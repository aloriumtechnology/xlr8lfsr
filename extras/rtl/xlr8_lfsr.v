==> flow/design.v <==
module alorium_lfsr
  (
   input clk,
   input reset_n,
   input new_seed,
   input enable,
   input wire [7:0] seed,
   input long_hb,
   output reg heartbeat,
   output reg [7:0] lfsr_data
  );
   reg [29:0] hb_cnt;
   wire	feedback;
   assign feedback = ~(lfsr_data[7] ^ lfsr_data[5] ^ 
                       lfsr_data[4] ^ lfsr_data[3]);
   always @(posedge clk) begin
      if (!reset_n) begin
         heartbeat <= 0;
         hb_cnt <= 0;
	 lfsr_data <= 8'h01;
      end
      else if (new_seed) begin
         lfsr_data <= &seed ? 8'h01 : seed;
         hb_cnt <= hb_cnt + 1;
      end
      else if (enable) begin
	 lfsr_data <= {lfsr_data[6:0],feedback};
         hb_cnt <= hb_cnt + 1;
      end  
      if ((long_hb) && (hb_cnt > 9999999)) begin
        hb_cnt <= 0;
        heartbeat <= ~heartbeat;
      end
      else if ((!long_hb) && (hb_cnt > 9)) begin
        hb_cnt <= 0;
        heartbeat <= ~heartbeat;
      end
   end  
endmodule
module xlr8_lfsr (
   dbus_out, io_out_en, heartbeat,
   rstn, clk, clken, dbus_in, ramadr, ramre, ramwe, dm_sel, hb_enable,  
   );
   parameter LFSR_CTRL_ADDR = 0;
   parameter LFSR_SEED_ADDR = 0;
   parameter LFSR_DATA_ADDR = 0;
   parameter WIDTH = 8;
   input                     rstn;
   input                     clk;
   input                     clken;
   input [7:0]               dbus_in;
   output [7:0]              dbus_out;
   output                    io_out_en;
   input                     hb_enable;
   output                    heartbeat;
   input [7:0]               ramadr;
   input                     ramre;
   input                     ramwe;
   input                     dm_sel;
   logic new_seed;
   logic ctrl_sel;
   logic ctrl_we;
   logic ctrl_re;
   logic [WIDTH-1:0] lfsr_ctrl;
   logic seed_sel;
   logic seed_we;
   logic seed_re;
   logic [WIDTH-1:0] lfsr_seed;
   logic data_sel;
   logic data_we;
   logic data_re;
   logic [WIDTH-1:0] lfsr_data;
   assign ctrl_sel = (dm_sel && ramadr == LFSR_CTRL_ADDR);
   assign ctrl_we  = ctrl_sel && (ramwe);
   assign ctrl_re  = ctrl_sel && (ramre);
   assign seed_sel = (dm_sel && ramadr == LFSR_SEED_ADDR);
   assign seed_we  = seed_sel && (ramwe);
   assign seed_re  = seed_sel && (ramre);
   assign data_sel = (dm_sel && ramadr == LFSR_DATA_ADDR);
   assign data_we  = data_sel && (ramwe);
   assign data_re  = data_sel && (ramre);
   assign dbus_out =  ({8{ctrl_sel}} & lfsr_ctrl) |
                      ({8{seed_sel}} & lfsr_seed) |
                      ({8{data_sel}} & lfsr_data);
   assign io_out_en = ctrl_re ||
                      seed_re ||
                      data_re;
   always @(posedge clk or negedge rstn) begin
      if (!rstn)  begin
         lfsr_ctrl <= {WIDTH{1'b0}};
      end else if (clken && ctrl_we) begin
         lfsr_ctrl <= dbus_in[WIDTH-1:0];
      end
   end  
   always @(posedge clk or negedge rstn) begin
      if (!rstn)  begin
         lfsr_seed <= {WIDTH{1'b0}};
      end else if (clken && seed_we) begin
         lfsr_seed <= dbus_in[WIDTH-1:0];
         new_seed <= seed_we;
      end else begin
         new_seed <= seed_we;
      end
   end  
   alorium_lfsr lfsr_inst (
                        .clk       (clk),
                        .reset_n   (rstn),
                        .new_seed  (new_seed),
                        .enable    (lfsr_ctrl[0] | data_re),
                        .seed      (lfsr_seed),
                        .long_hb   (lfsr_ctrl[1]),
                        .heartbeat (heartbeat),
                        .lfsr_data (lfsr_data));
endmodule  
; ---- Tool chain data of xlr8_lfsr
; What the tools print for xlr8_lfsr, step after step.
; Lines are those of the file above, counted from 1.
; Operators: Yosys type, input widths -> output width; for muxes data width and select width s.
; Library cell names are shortened.
; Not given: -
[inputs]
design = xlr8_lfsr
clk_port = clk
lib = sky130hd
pvt_corner = tt_025C_1v80

; ---- After elaboration
; Source: Yosys, flattened and elaborated, memories not mapped. Widths are those after wreduce. Registers that Yosys merges into a memory's read port (data or address) are not register bits. Print and check cells do not count. Equal cells are merged and count once.
[bits]
output_inout_bits = 10
regBits = 48
elab_cells = 39
input_bits = 23
[op_classes]
equal = 1
addsub = 1
muxes = 8
compare = 2
logic = 11
n_reduce_logical = 11
[op_table]
columns = op, n
row1 = $mux 30, 2
row2 = $add 30x1->30 const B, 1
row3 = $gt 30x24->1 const B, 1
row4 = $gt 30x4->1 const B, 1
row5 = $mux 8, 3
row6 = $and 8x8->8, 2
row7 = $or 8x8->8, 2
row8 = $logic_not 8->1, 1
row9 = $reduce_and 8->1, 1
row10 = $logic_and 1x1->1, 6
row11 = $xor 1x1->1, 3
row12 = $not 1->1, 3
row13 = $ne 3x1->1 const B, 1
row14 = $reduce_or 3->1, 1
row15 = $mux 1, 3
row16 = $reduce_bool 2->1, 1
row17 = $or 1x1->1, 1
row18 = $logic_not 1->1, 1

; ---- Logic depth
; Longest topological path by Yosys (ltp), each cell counted once; first at word level (registers and memories cut), then after technology mapping (sequential cells cut; the memories' decode and read muxes count).
[logic_depth]
word_depth = 6
ABC_AREA = 0
ltp_mapped = 9
ltp_nobuf = 7

; ---- Mapped cells and area
; Source: synth_stat.txt of the flow (Yosys; design flattened, memories mapped). It holds for the ABC_AREA given above (unset counts as 0); a run with the other value may have another netlist.
[synth_totals]
cells = 262
seq_area_um2 = 1021.0
mapped_area_um2 = 2447.3
ff_cells = 48
n_buf = 9
[types]
columns = type, n, type_area_um2
row1 = dfxtp_1, 38, 760.73
row2 = nor2_4, 19, 213.955
row3 = dfrtp_1, 8, 200.192
row4 = nor2_1, 42, 157.651
row5 = xor2_1, 13, 113.859
row6 = mux2_2, 8, 90.086
row7 = xnor2_1, 10, 87.584
row8 = nand4_1, 11, 68.816
row9 = a21oi_1, 12, 60.058
row10 = edfxtp_1, 2, 60.058
row11 = nand3_1, 12, 60.058
row12 = nor2b_1, 9, 56.304
row13 = a211oi_1, 7, 52.55
row14 = nand2_1, 13, 48.797
row15 = buf_12, 2, 40.038
row16 = ha_1, 3, 37.536
row17 = inv_1, 9, 33.782
row18 = nor4_1, 4, 25.024
; Other cell types: 25; their cells: 40.
; The figures by module come from a second, unflattened synthesis with its own total; it is not the netlist above.
[unflattened]
cells_unflattened = 270
hier_area_um2 = 2451.1
; Each row is one instance without its submodules.
[by_module]
columns = mod, mod_area_um2, n_inst, seq_area_um2, cells
row1 = alorium_lfsr, 1989.4, 1, 790.8, 224
row2 = xlr8_lfsr, 461.7, 1, 230.2, 46

; ---- Timing after synthesis
; Source: OpenSTA report_checks on the synthesized netlist (no wires, ideal clock, input and output delay 20% of the period each), path of least setup slack; recovery checks are left aside. Register names are those of the netlist, which keeps one name where synthesis merged equal registers.
[synth_path]
kind = reg2reg
start = register lfsr_inst.hb_cnt[17]
end = register lfsr_inst.heartbeat
arrival_time_ns = 2.224
path_delay_ns = 2.472
t_first_pin_ns = 0.000
setup_slack_ns = 0.047
t_required_ns = 2.272
tclk_ns = 2.52
setup_time_ns = 0.248
path_buffers = 2
path_stages = 8
synth_period_reached_ns = 2.473
; "path_delay_ns" is the arrival time less input delay plus setup time.
; "path_stages": output pins that drive a net of the path, with the launching flip-flop's if there is one; two outputs of one cell count as two.
; "synth_period_reached_ns" = period - worst setup slack (recovery checks aside). The figure is calculated, with input and output delays left at 20% of the set period.
; Between the ends stands the longest chain of elaborated cells between them, by number of cells; it is not shown to be the way that was timed. Of several equally long chains one is given.
; Each line given opens the expression or statement behind the cell; cells for indexed reads and writes are added by Yosys, which also makes memories of some case tables.
; At most two assigning lines are given for a register; there are more.
; Only ways into the end's enable, where the timed path ends, are counted here.
[synth_via]
cell_sequence = dfxtp_1 or4_4 nor3_4 nand3_1 or4_4 a311o_1 buf_6 buf_12
elab_chain_len = 3
cone_cells = 5
lines_between = 2
cone_classes = compare (2); eq/ne (1); reduce/logical (2)
[synth_lines]
columns = item, line_no
row1 = "start, declared", 12  ; reg [29:0] hb_cnt;
row2 = "start, assigned", 24  ; hb_cnt <= hb_cnt + 1;
row3 = "start, assigned", 28  ; hb_cnt <= hb_cnt + 1;
row4 = $gt 30x4->1, 34  ; else if ((!long_hb) && (hb_cnt > 9)) begin
row5 = $logic_and 1x1->1, 34
row6 = $ne 3x1->1, -
row7 = "end, assigned", 32  ; heartbeat <= ~heartbeat;
row8 = "end, assigned", 36  ; heartbeat <= ~heartbeat;
row9 = "end, declared", 9  ; output reg heartbeat,

; ---- Timing after layout
; From the final timing report of record 1: the path of least setup slack in the routed layout; clock arrival at registers is part of the times.
[layout_path]
kind = reg2reg
start = register lfsr_inst.hb_cnt[18]
end = register lfsr_inst.hb_cnt[9]
path_stages = 8
setup_slack_ns = -0.60
tclk_ns = 1.77
t_first_pin_ns = 0.29
setup_time_ns = 0.06
arrival_time_ns = 2.59
path_buffers = 1
t_required_ns = 1.99
; Between the ends stands the longest chain of elaborated cells between them, by number of cells; it is not shown to be the way that was timed. Of several equally long chains one is given.
; At most two assigning lines are given for a register; there are more.
[layout_via]
cell_sequence = dfxtp_2 or4_4 nor3_4 nand3_1 or4_4 a311o_2 buf_12 a21oi_2
elab_chain_len = 3
cone_cells = 5
lines_between = 2
cone_classes = compare (2); reduce/logical (3)
[layout_lines]
columns = item, line_no
row1 = "start, declared", 12  ; reg [29:0] hb_cnt;
row2 = "start, assigned", 24  ; hb_cnt <= hb_cnt + 1;
row3 = "start, assigned", 28  ; hb_cnt <= hb_cnt + 1;
row4 = $gt 30x4->1, 34  ; else if ((!long_hb) && (hb_cnt > 9)) begin
row5 = $logic_and 1x1->1, 34
row6 = $reduce_or 3->1, -
row7 = "end, assigned", 24
row8 = "end, assigned", 28
row9 = "end, declared", 12

; Top module xlr8_lfsr; platform sky130hd; tools Yosys and OpenROAD; 2 stored runs in no particular order. Input and output delays are each 20% of the period that was set; the output load is 0.01 pF.
; "worst_path_allowed_less_slack_ns": the worst setup path's part of the clock period (all of it between registers, 20% less for each end at a port) less its slack. A launch clock that arrives late makes it longer, a capture clock that arrives late makes it shorter.
; By "totalPower_w" is meant OpenSTA's value without simulated activity: inputs other than the clock are taken to toggle once in ten clock periods, and the tool carries that through the logic.

[record 1: settings]
period_ns = 1.77
CORE_UTILIZATION = 19
PLACE_DENSITY_LB_ADDON = 0.27
CORE_MARGIN = 10
CTS_CLUSTER_DIAMETER = 228
CAP_MARGIN = 25
MIN_ROUTING_LAYER = met2
MAX_ROUTING_LAYER = met4
SLEW_MARGIN = 20
[record 1: results]
totalPower_w = 0.002724
synthArea_um2 = 2447.3
setup_ws_ns = -0.596
die_um2 = 17820.9
worst_path_allowed_less_slack_ns = 2.37
worstPathKind = reg2reg
layout_utilization_pct = 29.6

[record 2: settings]
period_ns = 2.19
CORE_UTILIZATION = 62
SETUP_SLACK_MARGIN = 0.34
PLACE_DENSITY_LB_ADDON = 0.27
ABC_AREA = 0
GPL_TIMING_DRIVEN = 0
GPL_ROUTABILITY_DRIVEN = 0
CTS_CLUSTER_DIAMETER = 26
CAP_MARGIN = 20
CORE_MARGIN = 2
SLEW_MARGIN = 20
[record 2: results]
totalPower_w = 0.001953
synthArea_um2 = 2447.3
setup_ws_ns = -0.434
die_um2 = 4465.6
worst_path_allowed_less_slack_ns = 2.62
worstPathKind = reg2reg
layout_utilization_pct = 94.3
